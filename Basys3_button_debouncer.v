==> flow/design.v <==
module Basys3_button_debouncer 
	(
		input i_Clk,
		input [3:0] i_Buttons,
		output [3:0] o_Buttons
	);
	parameter c_CLK_FREQ = 106470000;
	parameter c_FILTER_MICRO = 5000;
	localparam c_FILTER_CYCLES = c_CLK_FREQ * c_FILTER_MICRO / 1000000;
	integer ValidCount = 0;
	reg [3:0] r_UnstableButtons = 0;
	reg [3:0] r_Buttons = 0;
	always @(posedge(i_Clk)) begin
		if (i_Buttons == r_UnstableButtons) begin
			if (ValidCount < c_FILTER_CYCLES) begin
				ValidCount <= ValidCount + 1;
			end else begin
				ValidCount <= 0;
				r_Buttons <= i_Buttons;
			end
		end else begin
			ValidCount <= 0;
			r_UnstableButtons <= i_Buttons;
		end
	end
	assign o_Buttons = r_Buttons;
endmodule
# == From RTL to reports: Basys3_button_debouncer ==
# What the tools print for Basys3_button_debouncer, step after step.
# Lines are those of the file above, counted from 1.
# Operators: Yosys type, input widths -> output width; for muxes data width and select width s.
# Library cell names are shortened.
# A cell with n/a has no value.
# setup
top_module,Basys3_button_debouncer
clock,i_Clk
cell_library,sky130hd
pvt_corner,tt_025C_1v80

# == Word-level counts ==
# Source: Yosys, flattened and elaborated, memories not mapped. Widths are those after wreduce. Registers that Yosys merges into a memory's read port (data or address) are not register bits. Print and check cells do not count. Equal cells are merged and count once.
# bits
reg_bits,40
in_bits,5
output_inout_bits,4
# op_classes
n_addsub,1
compare,1
equal,1
logic,1
reduce_and_logical,2
# ops
operator,count
$add 32x2->32 const B,1
$lt 32x9->1 const B,1
$reduce_and 2->1,2
$eq 4x4->1,1
$not 1->1,1

# == Logic depth ==
# Depth = most cells in a row (Yosys ltp): at word level without a register or memory, in the mapped netlist without a sequential cell, where the memories' decode and read muxes count.
# depth
word_depth,3
abc_area,0
mapped_depth,7

# == Netlist ==
# Yosys stat after the flow's synthesis: flattened, memories mapped to cells. It holds for the ABC_AREA given above (unset counts as 0); a run with the other value may have another netlist.
# types
cell,count,type_area_um2
dfxtp_1,32,640.614
edfxtp_1,8,240.23
xnor2_1,14,122.618
a211oi_1,14,105.101
nor3_1,19,95.091
or4_1,9,67.565
or3_1,10,62.56
nand4_1,8,50.048
nand3_1,9,45.043
o21ai_0,9,45.043
o31ai_1,6,45.043
nand2_1,10,37.536
inv_1,7,26.275
xor2_1,3,26.275
a211oi_2,2,25.024
buf_2,5,25.024
and3_1,2,12.512
ha_1,1,12.512
# Not listed: further types 12, cells in them 17.
# mapped
cells,185
area_um2,1808.0
sequential_area_um2,880.8
ffs,40
buf_cells,10

# == Path before layout ==
# Path of least setup slack by OpenSTA after synthesis, without wires, with an ideal clock, recovery checks aside; 20% of the period is set as input and as output delay. Where synthesis merged equal registers, the netlist keeps one of their names.
# synth_path
kind,reg-to-reg
startpoint,register ValidCount[0]
endpoint,register r_Buttons[0]
tclk_ps,2780
setup_time_ps,332
launch_ps,0
arrival_time_ps,1790
required_time_ps,2448
slack_ps,657
delay_ps,2122
path_stages,6
path_buffers,0
synth_period_reached_ps,2123
# "delay_ps" = arrival - input delay + setup time.
# "path_stages": output pins that drive a net of the path, with the launching flip-flop's if there is one; two outputs of one cell count as two.
# "synth_period_reached_ps" is the clock period less the worst setup slack; recovery checks do not enter. This is arithmetic on one report: input and output delays are still those of the set period (20% each).
# Between the ends stands the longest chain of elaborated cells between them, by number of cells; it is not shown to be the way that was timed. Of several equally long chains one is given.
# Each line given opens the expression or statement behind the cell; cells for indexed reads and writes are added by Yosys, which also makes memories of some case tables.
# A register here has more assigning lines than the two given.
# synth_via
cell_sequence,dfxtp_1 ha_1 nand4_2 a2111o_1 o31ai_2 nor2b_1
elab_chain_len,3
# synth_lines
item,line,source
start: declaration,10,integer ValidCount = 0;
start: assignment,16,ValidCount <= ValidCount + 1;
start: assignment,18,ValidCount <= 0;
$lt 32x9->1,15,if (ValidCount < c_FILTER_CYCLES) begin
$not 1->1,n/a,
$reduce_and 2->1,n/a,
end: assignment,19,r_Buttons <= i_Buttons;
end: declaration,12,reg [3:0] r_Buttons = 0;

# == Timing after layout ==
# From the final timing report of record 1: the path of least setup slack in the routed layout; clock arrival at registers is part of the times.
# The report prints the path's times to 10 ps; the period is as set.
# layout_path
kind,reg-to-reg
startpoint,register ValidCount[0]
endpoint,register r_Buttons[3]
tclk_ps,2670
setup_time_ps,290
launch_ps,280
arrival_time_ps,2140
required_time_ps,2670
slack_ps,530
path_stages,7
path_buffers,1
# Between the ends stands the longest chain of elaborated cells between them, by number of cells; it is not shown to be the way that was timed. Of several equally long chains one is given.
# A register here has more assigning lines than the two given.
# layout_via
cell_sequence,dfxtp_1 ha_2 nand4_2 buf_4 a2111o_1 o31ai_4 nor2b_4
elab_chain_len,3
# layout_lines
item,line,source
start: declaration,10,integer ValidCount = 0;
start: assignment,16,ValidCount <= ValidCount + 1;
start: assignment,18,ValidCount <= 0;
$lt 32x9->1,15,if (ValidCount < c_FILTER_CYCLES) begin
$not 1->1,n/a,
$reduce_and 2->1,n/a,
end: assignment,19,r_Buttons <= i_Buttons;
end: declaration,12,reg [3:0] r_Buttons = 0;

# Below are 2 stored runs of the flow (Yosys, OpenROAD; platform sky130hd) on Basys3_button_debouncer, each with its settings and what was measured, unordered. Constraints: input delay and output delay 20% of the set period each, output load 0.01 pF.
# By "achieved_period_ps" is meant the clock period of the run minus its worst setup slack. This is arithmetic on one report: input and output delays are still those of the set period (20% each).
# By "worstPathTime_ps" is meant the share of the clock period that the worst setup path is allowed (20% is reserved at inputs, 20% at outputs), minus its slack. Clock arrival times at its registers enter into it.
# "worstPathTime_ps" is given in steps of 10 ps.
# Settings: n/a = not set for that run.
setting or result,record 1,record 2
period_ns,2.67,2.94
CORE_UTILIZATION,18,22
SETUP_SLACK_MARGIN,0.42,0.03
PLACE_DENSITY_LB_ADDON,0.05,0.29
CORE_MARGIN,8,2
CELL_PAD_IN_SITES_GLOBAL_PLACEMENT,2,1
CELL_PAD_IN_SITES_DETAIL_PLACEMENT,0,n/a
TNS_END_PERCENT,15,35
ABC_AREA,0,n/a
CTS_CLUSTER_DIAMETER,26,373
MAX_ROUTING_LAYER,met4,n/a
CAP_MARGIN,20,20
SLEW_MARGIN,20,20
CORE_ASPECT_RATIO,n/a,1.06
GPL_ROUTABILITY_DRIVEN,n/a,0
CTS_CLUSTER_SIZE,n/a,63
synthesis_area_um2,1808.0,1808.0
final_die_area_um2,13507.1,8959.7
cell_area_final_um2,2227.1,2079.5
final_setup_ws_ps,534,539
setup_tns_ps,0,0
hold_worst_slack_ps,503,480
achieved_period_ps,2136,2401
worstPathTime_ps,2140,2400
worst_setup_path_type,reg-to-reg,reg-to-reg
